==> flow/design.v <==
`timescale 1ns/10ps
module GSIM ( clk, reset, in_en, b_in, out_valid, x_out);
    input   clk ;
    input   reset ;
    input   in_en;
    output  out_valid;
    input   [15:0]  b_in;
    output reg [31:0]  x_out;
    parameter RUN = 69;  
    wire [32-1:0] x;
    wire [32-1:0] x1, x2, x3, x4, x5, x6;
    wire [16-1:0] b;
    reg  [4-1:0]  cycle_count_r;
    reg  [4-1:0]  cycle_count_w;
    reg  [9-1:0]  run_count_r;
    reg  [9-1:0]  run_count_w;
    wire          start;
    reg  [32-1:0] x_stored_r[1:16];
    reg  [32-1:0] x_stored_w[1:16];
    integer       i;
    register_file register_file (
        .clk_in(clk),
        .rst_in(reset),
        .en_in(in_en),
        .b_in(b_in),
        .x_in(x),
        .b_out(b),
        .x1_out(x1),
        .x2_out(x2),
        .x3_out(x3),
        .x4_out(x4),
        .x5_out(x5),
        .x6_out(x6),
        .start_out(start)
    );
    Computation_Unit Computation_Unit (
        .clk(clk),
        .b({b, 16'd0}),
        .x_0(x1),
        .x_1(x2),
        .x_2(x3),
        .x_3(x4),
        .x_4(x5),
        .x_5(x6),
        .x_new(x)
    );
    always @(*) begin
        if (in_en == 1'b1)
            cycle_count_w = 4'd0;
        else
            cycle_count_w = cycle_count_r + 1;
    end
    always @(posedge clk) begin
        cycle_count_r <= cycle_count_w;
    end
    always @(*) begin
        if (in_en == 1'b1)
            run_count_w = 8'd0;
        else if (cycle_count_r == 4'd15)
            run_count_w = run_count_r + 1;
        else
            run_count_w = run_count_r;
    end
    always @(posedge clk) begin
        run_count_r <= run_count_w;
    end
    always @(*) begin
        for (i = 1; i < 16+1; i = i + 1) begin
            x_stored_w[i] = x_stored_r[i];
        end
        if (start && ((run_count_r == RUN && cycle_count_r >= 4'd1) || (run_count_r == RUN + 1 && cycle_count_r == 4'd0))) begin
            x_stored_w[16] = x;
            for (i = 1; i < 16; i = i + 1) begin
                x_stored_w[i] = x_stored_r[i+1];
            end
        end
    end
    always @(posedge clk) begin
        for (i = 1; i < 16+1; i = i + 1) begin
            x_stored_r[i] <= x_stored_w[i];
        end
    end
    always @(*) begin
        case (cycle_count_r) 
            4'd1:
                x_out =  x_stored_r[1];
            4'd2:
                x_out =  x_stored_r[5];
            4'd3:
                x_out =  x_stored_r[9];
            4'd4:
                x_out =  x_stored_r[13];
            4'd5:
                x_out =  x_stored_r[2];
            4'd6:
                x_out =  x_stored_r[6];
            4'd7:
                x_out =  x_stored_r[10];
            4'd8:
                x_out =  x_stored_r[14];
            4'd9:
                x_out =  x_stored_r[3];
            4'd10:
                x_out =  x_stored_r[7];
            4'd11:
                x_out =  x_stored_r[11];
            4'd12:
                x_out =  x_stored_r[15];
            4'd13:
                x_out =  x_stored_r[4];
            4'd14:
                x_out =  x_stored_r[8];
            4'd15:
                x_out =  x_stored_r[12];
            4'd0:
                x_out =  x_stored_r[16];
        endcase
    end
    assign out_valid = (start && ((run_count_r == RUN+1 && cycle_count_r >= 4'd1) || (run_count_r == RUN + 2 && cycle_count_r == 4'd0))) ? 1'b1 : 1'b0;  
endmodule
module register_file (
    clk_in,
    rst_in,
    en_in,
    b_in,
    x_in,
    b_out,
    x1_out,
    x2_out,
    x3_out,
    x4_out,
    x5_out,
    x6_out,
    start_out
);
    input               clk_in, rst_in, en_in;
    input      [16-1:0] b_in;
    input      [32-1:0] x_in;
    output     [16-1:0] b_out;
    output     [32-1:0] x1_out, x2_out, x3_out, x4_out, x5_out, x6_out;
    output              start_out;
    reg        [16-1:0] b_r[1:16];
    reg        [16-1:0] b_w[1:16];
    reg        [32-1:0] x_r[1:16];  
    reg        [32-1:0] x_w[1:16];
    reg        [4-1:0]  count_r;
    reg        [4-1:0]  count_w;
    reg                 start_r;
    reg                 start_w;
    reg                 delay_start_r;
    reg                 delay_start_w;
    integer             i;
    always @(*) begin
        if (en_in == 1'b1) begin
            b_w[16] = b_in;
            for (i = 1; i < 16; i = i + 1) begin
                b_w[i] = b_r[i+1];
            end
        end
        else if (start_r == 1'b1 && delay_start_r == 1'b0) begin  
            b_w[1] = b_r[5];
            b_w[2] = b_r[9];
            b_w[3] = b_r[13];
            b_w[4] = b_r[2];
            b_w[5] = b_r[6];
            b_w[6] = b_r[10];
            b_w[7] = b_r[14];
            b_w[8] = b_r[3];
            b_w[9] = b_r[7];
            b_w[10] = b_r[11];
            b_w[11] = b_r[15];
            b_w[12] = b_r[4];
            b_w[13] = b_r[8];
            b_w[14] = b_r[12];
            b_w[15] = b_r[16];
            b_w[16] = b_r[1];
        end
        else begin
            b_w[16] = b_r[1];
            for (i = 1; i < 16; i = i + 1) begin
                b_w[i] = b_r[i+1];
            end
        end
    end
    always @(posedge clk_in) begin
        for (i = 1; i < 16+1; i = i + 1) begin
            b_r[i] <= b_w[i];
        end
    end
    always @(*) begin
        if (delay_start_r == 1'b1) begin  
            x_w[16] = x_r[1];
            x_w[15] = x_in;
            for (i = 1; i < 16 - 1; i = i + 1) begin
                x_w[i] = x_r[i+1];
            end
        end
        else if (start_r == 1'b1) begin  
            x_w[16] = x_r[1];
            for (i = 1; i < 16; i = i + 1) begin
                x_w[i] = x_r[i+1];
            end
        end
        else begin
            for (i = 1; i < 16+1; i = i + 1) begin
                x_w[i] = x_r[i];
            end
        end
    end
    always @(posedge clk_in or posedge rst_in) begin
        if (rst_in == 1'b1) begin  
            x_r[1] <= 32'd0;
            x_r[2] <= 32'd0;
            x_r[3] <= 32'd0;
            x_r[4] <= 32'd0;
            x_r[5] <= 32'd0;
            x_r[6] <= 32'd0;
            x_r[7] <= 32'd0;
            x_r[8] <= 32'd0;
            x_r[9] <= 32'd0;
            x_r[10] <= 32'd0;
            x_r[11] <= 32'd0;
            x_r[12] <= 32'd0;
            x_r[13] <= 32'd0;
            x_r[14] <= 32'd0;
            x_r[15] <= 32'd0;
            x_r[16] <= 32'd0;
        end
        else begin
            for (i = 1; i < 16+1; i = i + 1) begin
                x_r[i] <= x_w[i];
            end
        end
    end
    always @(*) begin
        count_w = count_r + 1;
    end
    always @(posedge clk_in or posedge rst_in) begin
        if (rst_in == 1'b1)
            count_r <= 4'd0;
        else if (start_r == 1'b1 || en_in == 1'b1)
            count_r <= count_w;
        else
            count_r <= 4'd0;
    end
    always @(*) begin
        if (count_r == 4'd15)
            start_w = 1'b1;
        else
            start_w = start_r;
    end
    always @(posedge clk_in or posedge rst_in) begin
        if (rst_in == 1'b1)
            start_r <= 1'b0;
        else
            start_r <= start_w;
    end
    always @(*) begin
        delay_start_w = start_r;
    end
    always @(posedge clk_in or posedge rst_in) begin
        if (rst_in == 1'b1)
            delay_start_r <= 1'b0;
        else
            delay_start_r <= delay_start_w;
    end
    assign b_out     = b_r[1];                                
    assign x1_out    = (count_r < 4'd12) ? x_r[5] :
                       (count_r < 4'd15) ? x_r[6] : 32'd0;
    assign x2_out    = (count_r > 4'd3) ? x_r[13] :
                       (count_r > 4'd0) ? x_r[12] : 32'd0;
    assign x3_out    = (count_r < 4'd8) ? x_r[9] :
                       (count_r != 4'd11 && count_r != 4'd15) ? x_r[10] : 32'd0;
    assign x4_out    = (count_r > 4'd7) ? x_r[9] :
                       (count_r != 4'd0 && count_r != 4'd4) ? x_r[8] : 32'd0;
    assign x5_out    = (count_r < 4'd4) ? x_r[13] :
                       (count_r != 4'd7 && count_r != 4'd11 && count_r != 4'd15) ? x_r[14] : 32'd0;
    assign x6_out    = (count_r > 4'd11) ? x_r[5] :
                       (count_r != 4'd8 && count_r != 4'd4 && count_r != 4'd0) ? x_r[4] : 32'd0;
    assign start_out = start_r;                               
endmodule
module Computation_Unit (clk, b, x_0, x_1, x_2, x_3, x_4, x_5, x_new);  
    input                clk;                
    input signed  [31:0] b;                    
    input signed  [31:0] x_0, x_1, x_2, x_3, x_4, x_5;
    output signed [31:0] x_new;
    wire signed   [32:0] x_0_1, x_2_3, x_4_5, x_plus_b;
    wire signed   [33:0] x_2_3_mul2;
    wire signed   [34:0] x_0_1_mul4, x_2_3_mul4, x_2_3_mul6;
    wire signed   [35:0] x_0_1_mul8, x_0_1_mul13, x_sub_6;
    wire signed   [36:0] DFF_nxt;
    reg signed    [36:0] DFF;
    assign x_0_1 = x_0 + x_1;
    assign x_2_3 = x_2 + x_3;
    assign x_4_5 = x_4 + x_5;
    assign x_plus_b = x_4_5 + b;
    assign x_0_1_mul4 = {x_0_1, 2'b0};
    assign x_0_1_mul8 = {x_0_1, 3'b0};
    assign x_0_1_mul13 = x_0_1 + x_0_1_mul4 + x_0_1_mul8;
    assign x_2_3_mul2 = {x_2_3, 1'b0};
    assign x_2_3_mul4 = {x_2_3, 2'b0};
    assign x_2_3_mul6 = x_2_3_mul2 + x_2_3_mul4;
    assign x_sub_6 = x_plus_b - x_2_3_mul6;
    assign DFF_nxt = x_0_1_mul13 + x_sub_6;
    division_20 div0 (.in(DFF), .out(x_new));
    always @(posedge clk) begin
        DFF <= DFF_nxt;
    end
endmodule
module division_20 (in, out);   
    input  signed [36:0] in;    
    output signed [31:0] out;
    wire signed [36:0] x_5, x_6, x_9, x_10, x_13, x_14, x_17, x_18, x_21, x_22, x_25, x_26, x_29, x_30, x_33, x_34;
    wire signed [36:0] x_5_6, x_9_10, x_13_14, x_17_18, x_21_22, x_25_26, x_29_30, x_33_34;
    wire signed [36:0] x_5to10, x_13to18, x_21to26, x_29to34, x_5to18, x_21to34, x_total;
    assign x_5 = in;
    assign x_6 = in >>> 1;
    assign x_9 = in >>> 4;
    assign x_10 = in >>> 5;
    assign x_13 = in >>> 8;
    assign x_14 = in >>> 9;
    assign x_17 = in >>> 12;
    assign x_18 = in >>> 13; 
    assign x_21 = in >>> 16;
    assign x_22 = in >>> 17;
    assign x_25 = in >>> 20;
    assign x_26 = in >>> 21;
    assign x_29 = in >>> 24;
    assign x_30 = in >>> 25;
    assign x_33 = in >>> 28;
    assign x_34 = in >>> 29;
    assign x_5_6 = x_5 + x_6;
    assign x_9_10 = x_9 + x_10;
    assign x_13_14 = x_13 + x_14;
    assign x_17_18 = x_17 + x_18;
    assign x_21_22 = x_21 + x_22;
    assign x_25_26 = x_25 + x_26;
    assign x_29_30 = x_29 + x_30;
    assign x_33_34 = x_33 + x_34;
    assign x_5to10 = x_5_6 + x_9_10;
    assign x_13to18 = x_13_14 + x_17_18;
    assign x_21to26 = x_21_22 + x_25_26;
    assign x_29to34 = x_29_30 + x_33_34;
    assign x_5to18 = x_5to10 + x_13to18;
    assign x_21to34 = x_21to26 + x_29to34;
    assign x_total = x_5to18 + x_21to34;
    assign out = x_total[36:5] + x_total[4];
endmodule
### From RTL to reports: GSIM

What the tools print for GSIM, step after step.
Line numbers count from 1 in the design file above.
Operators: Yosys type, input widths -> output width; for muxes data width and select width s.
Cell names lack the library's common part.
A cell with -- has no value.

| inputs | value |
|---|---|
| top | GSIM |
| clock port | clk |
| library | sky130hd |
| timing corner | tt_025C_1v80 |

### Word level

Counts by Yosys on the flattened word-level netlist (proc, flatten, opt, wreduce). Print and check cells are left out. Cells with the same type and inputs are merged into one.

| storage and ports | value |
|---|---|
| bits in registers | 1,336 |
| input port bits | 19 |
| output and inout bits | 33 |
| word-level cells | 207 |

| cells by class | value |
|---|---|
| add/sub/neg operators | 28 |
| magnitude comparators | 9 |
| equality and inequality tests | 24 |
| multiplexer cells | 72 |
| bitwise gates (word level) | 1 |
| reduce/logical cells | 19 |

Operators with widths:

| kind | number |
|---|---|
| $mux 32 | 44 |
| $pmux 32 s16 | 1 |
| $mux 16 | 25 |
| $add 37x37->37 | 7 |
| $add 32x32->33 | 3 |
| $add 36x36->37 | 1 |
| $add 37x36->37 | 1 |
| $add 33x35->36 | 1 |
| $sub 33x35->36 | 1 |
| $add 36x36->36 | 1 |
| $eq 4x4->1 const B | 9 |
| $add 34x35->35 | 1 |
| $add 33x32->34 | 1 |
| $add 33x32->33 | 1 |
| $add 32x1->32 | 1 |
| $add 29x28->30 | 1 |
| $eq 9x7->1 const B | 3 |
| $add 25x24->26 | 1 |
| $add 21x20->22 | 1 |
| $add 17x16->18 | 1 |
| $eq 4x3->1 const B | 4 |
| $add 13x12->14 | 1 |
| $logic_and 1x1->1 | 13 |
| $lt 4x4->1 const B | 3 |
| $ne 4x4->1 const B | 3 |
| $add 9x8->10 | 1 |
| $add 9x1->9 const B | 1 |
| $add 4x1->4 const B | 2 |

Other operator kinds: 16; their cells: 20.

### Logic depth

Yosys ltp: most cells in a row. Word level: on the elaborated netlist, between registers, memories and ports. Mapped: between sequential cells and ports; inverters and the memories' decode and read muxes count.

| depth | value |
|---|---|
| depth after elaboration | 9 |
| ABC_AREA | 0 |
| gate-level depth with buffers | 46 |
| mapped depth without buffers | 44 |

### Mapped cells and area

Yosys stat after the flow's synthesis: flattened, memories mapped to cells. It holds for the ABC_AREA given above (unset counts as 0); a run with the other value may have another netlist.

Cell types:

| cell type | number | total area (µm²) |
|---|---|---|
| edfxtp_1 | 512 | 1.54E+04 |
| dfrtp_1 | 518 | 1.3E+04 |
| mux2_2 | 647 | 7.29E+03 |
| dfxtp_1 | 306 | 6.13E+03 |
| fa_1 | 291 | 5.83E+03 |
| ha_1 | 316 | 3.95E+03 |
| xnor2_1 | 233 | 2.04E+03 |
| inv_1 | 503 | 1.89E+03 |
| nand2_1 | 464 | 1,741.67 |
| a21oi_1 | 303 | 1.52E+03 |
| o21ai_0 | 289 | 1.45E+03 |
| xor2_1 | 145 | 1.27E+03 |
| a21o_1 | 117 | 878.342 |
| clkbuf_1 | 225 | 844.56 |
| nor2_1 | 221 | 829.546 |
| a22oi_1 | 108 | 810.778 |
| nand3b_1 | 98 | 735.706 |
| a22o_1 | 80 | 700.672 |

Not listed: further types 64, cells in them 820.

| synthesis totals | value |
|---|---|
| cell count | 6,196 |
| chip area (Yosys) | 0.0720904 mm² |
| area of sequential cells | 0.0344631 mm² |
| flip-flop cells | 1,336 |
| buffer cells | 251 |

The figures by module come from a second, unflattened synthesis with its own total; it is not the netlist above.

| second synthesis, totals | value |
|---|---|
| cells (unflattened synthesis) | 6,000 |
| area (unflattened synthesis) | 0.0729099 mm² |

Rows give one instance, submodules left out.

Modules:

| module | instances | cells | area (mm²) | seq. area (mm²) |
|---|---|---|---|---|
| register_file | 1 | 2,277 | 0.0304805 | 0.0180873 |
| GSIM | 1 | 1,155 | 0.0199016 | 0.015635 |
| Computation_Unit | 1 | 1,536 | 0.0126409 | 0.0007407 |
| division_20 | 1 | 1,032 | 0.009887 | 0 |

### Timing after synthesis

Path of least setup slack by OpenSTA after synthesis, without wires, with an ideal clock, recovery checks aside; 20% of the period is set as input and as output delay. Where synthesis merged equal registers, the netlist keeps one of their names.

| timing after synthesis | value |
|---|---|
| path type | register to register |
| start point | register cycle_count_r[2] |
| end point | register x_stored_r[10][0] |
| period | 36.2 ns |
| library setup time | 1.559 ns |
| time at the first pin | 0.000 ns |
| arrival time | 25.989 ns |
| data required time | 34.641 ns |
| slack | 8.652 ns |
| path delay | 27.548 ns |
| driving pins on the path | 8 |
| buffers on the path | 3 |
| period reached after synthesis | 27.548 ns |

"path delay" = arrival - input delay + setup time.
"driving pins on the path" counts driving pins, that of a launching flip-flop among them; a cell with two outputs on the path counts twice.
"period reached after synthesis" = period - worst setup slack (recovery checks aside). The figure is calculated, with input and output delays left at 20% of the set period.
The rows between start and end are the longest chain of elaborated cells between them; the timing report does not say that the signal goes this way. Where chains are equally long, one stands for them.
A line is the first line of the expression or statement that the cell stems from. Yosys adds cells for indexed reads and writes and turns some case tables into memories.

| on the way, after synthesis | value |
|---|---|
| path through | dfxtp_1 -> clkbuf_1 -> nor2_1 -> and2_1 -> clkbuf_1 -> clkbuf_1 -> nand2_1 -> a21oi_1 |
| cells in the longest elaborated chain | 4 |
| elaborated cells on any way between the ends | 6 |
| classes of those cells | compare: 1; reduce/logical: 5 |

Ends and longest elaborated chain, after synthesis:

| what | RTL line | RTL |
|---|---|---|
| start: declaration | 13 | `reg  [4-1:0]  cycle_count_r;` |
| start: assignment | 54 | `cycle_count_r <= cycle_count_w;` |
| $ge 4x1->1 | 71 | `if (start && ((run_count_r == RUN && cycle_count_r >= 4'd1) \|\| (run_count_r == RUN + 1 && cycle_count_r == 4'd ...` |
| $logic_and 1x1->1 | 71 |  |
| $logic_or 1x1->1 | 71 |  |
| $logic_and 1x1->1 | 71 |  |
| end: assignment | 80 | `x_stored_r[i] <= x_stored_w[i];` |
| end: declaration | 18 | `reg  [32-1:0] x_stored_r[1:16];` |

### Timing after layout

Path of least setup slack in the final report of flow run 1 (OpenROAD, finished layout, wires in). Where an end is a register, its clock arrival counts in the times.

| timing after layout | value |
|---|---|
| path type | register to register |
| start point | register register_file.count_r[3] |
| end point | register Computation_Unit.DFF[36] |
| period | 25.6 ns |
| library setup time | 0.12 ns |
| time at the first pin | 0.83 ns |
| arrival time | 11.39 ns |
| data required time | 26.26 ns |
| slack | 14.88 ns |
| driving pins on the path | 36 |
| buffers on the path | 2 |

The rows between start and end are the longest chain of elaborated cells between them; the timing report does not say that the signal goes this way. Where chains are equally long, one stands for them.
At most two assigning lines are given for a register; there are more.

| on the way, after layout | value |
|---|---|
| path through | dfrtp_2 -> buf_4 -> nand2_2 -> buf_4 -> o21ai_0 -> inv_1 -> fa_1 -> nor2b_1 -> o21ai_0 -> a21boi_0 -> o21ai_0 -> a21boi_0 -> o21ai_0 -> a21oi_1 -> nor3_1 -> xnor2_1 -> fa_1 -> ha_1 -> o21a_1 -> o2111ai_1 -> o31ai_1 -> o21ai_0 -> o311a_1 -> nand2b_1 -> a21oi_1 -> xor2_1 -> fa_1 -> inv_1 -> ha_1 -> nand4b_1 -> o211ai_1 -> nand2_1 -> o211a_1 -> o21bai_1 -> a21oi_1 -> xnor2_1 |
| cells in the longest elaborated chain | 9 |
| elaborated cells on any way between the ends | 41 |
| classes of those cells | add/sub: 9; compare: 8; eq/ne: 5; mux: 12; reduce/logical: 7 |

Ends and longest elaborated chain, after layout:

| what | RTL line | RTL |
|---|---|---|
| start: declaration | 146 | `reg        [4-1:0]  count_r;` |
| start: assignment | 240 | `count_r <= 4'd0;` |
| start: assignment | 242 | `count_r <= count_w;` |
| $ne 4x3->1 | 277 | `(count_r != 4'd7 && count_r != 4'd11 && count_r != 4'd15) ? x_r[14] : 32'd0;` |
| $logic_and 1x1->1 x2 | 277 |  |
| $mux 32 | 277 |  |
| $mux 32 | 276 | `assign x5_out    = (count_r < 4'd4) ? x_r[13] :` |
| $add 32x32->33 | 295 | `assign x_4_5 = x_4 + x_5;` |
| $add 33x32->33 | 296 | `assign x_plus_b = x_4_5 + b;` |
| $sub 33x35->36 | 303 | `assign x_sub_6 = x_plus_b - x_2_3_mul6;` |
| $add 36x36->37 | 304 | `assign DFF_nxt = x_0_1_mul13 + x_sub_6;` |
| end: assignment | 307 | `DFF <= DFF_nxt;` |
| end: declaration | 292 | `reg signed    [36:0] DFF;` |

Ticket comment

Settings and measured results of 2 stored flow runs for module GSIM (sky130hd), not sorted in any way. The constraints put input and output delay at 20% of the set period each and load the outputs with 0.01 pF.
"reached clock period" = clock period - worst setup slack. The figure is calculated, with input and output delays left at 20% of the set period.
"time used up by the worst setup path": the worst setup path's part of the clock period (all of it between registers, 20% less for each end at a port) less its slack. A launch clock that arrives late makes it longer, a capture clock that arrives late makes it shorter.

#### Flow run 1

| setting | value |
|---|---|
| period_ns | `25.6` |
| CORE_UTILIZATION | `46` |
| SETUP_SLACK_MARGIN | `1.41` |
| PLACE_DENSITY | `0.68` |
| CORE_ASPECT_RATIO | `1.42` |
| CELL_PAD_IN_SITES_DETAIL_PLACEMENT | `1` |
| CTS_CLUSTER_DIAMETER | `215` |
| CAP_MARGIN | `0` |
| MIN_ROUTING_LAYER | `met2` |
| CORE_MARGIN | `2` |
| SLEW_MARGIN | `20` |

| result | value |
|---|---|
| post-synthesis cell area | 0.0720904 mm² |
| worst setup slack after layout | 14.876 ns |
| worst hold slack | 0.325 ns |
| time used up by the worst setup path | 10.72 ns |
| critical path type | register to register |
| post-route setup TNS | 0.000 ns |
| area of the standard cells in the finished layout | 0.0794775 mm² |
| reached clock period | 10.724 ns |
| utilization in the final report | 50.9 % |
| overall die area | 0.159949 mm² |

#### Flow run 2

| setting | value |
|---|---|
| period_ns | `41.4` |
| CORE_UTILIZATION | `21` |
| SETUP_SLACK_MARGIN | `5.0` |
| PLACE_DENSITY_LB_ADDON | `0.07` |
| CELL_PAD_IN_SITES_DETAIL_PLACEMENT | `1` |
| CTS_CLUSTER_SIZE | `22` |
| SLEW_MARGIN | `10` |
| CAP_MARGIN | `20` |
| CORE_MARGIN | `2` |

| result | value |
|---|---|
| post-synthesis cell area | 0.0720904 mm² |
| worst setup slack after layout | 28.372 ns |
| worst hold slack | 0.312 ns |
| time used up by the worst setup path | 4.75 ns |
| critical path type | register to output |
| post-route setup TNS | 0.000 ns |
| area of the standard cells in the finished layout | 0.0836164 mm² |
| reached clock period | 13.028 ns |
| utilization in the final report | 24.4 % |
| overall die area | 0.347988 mm² |
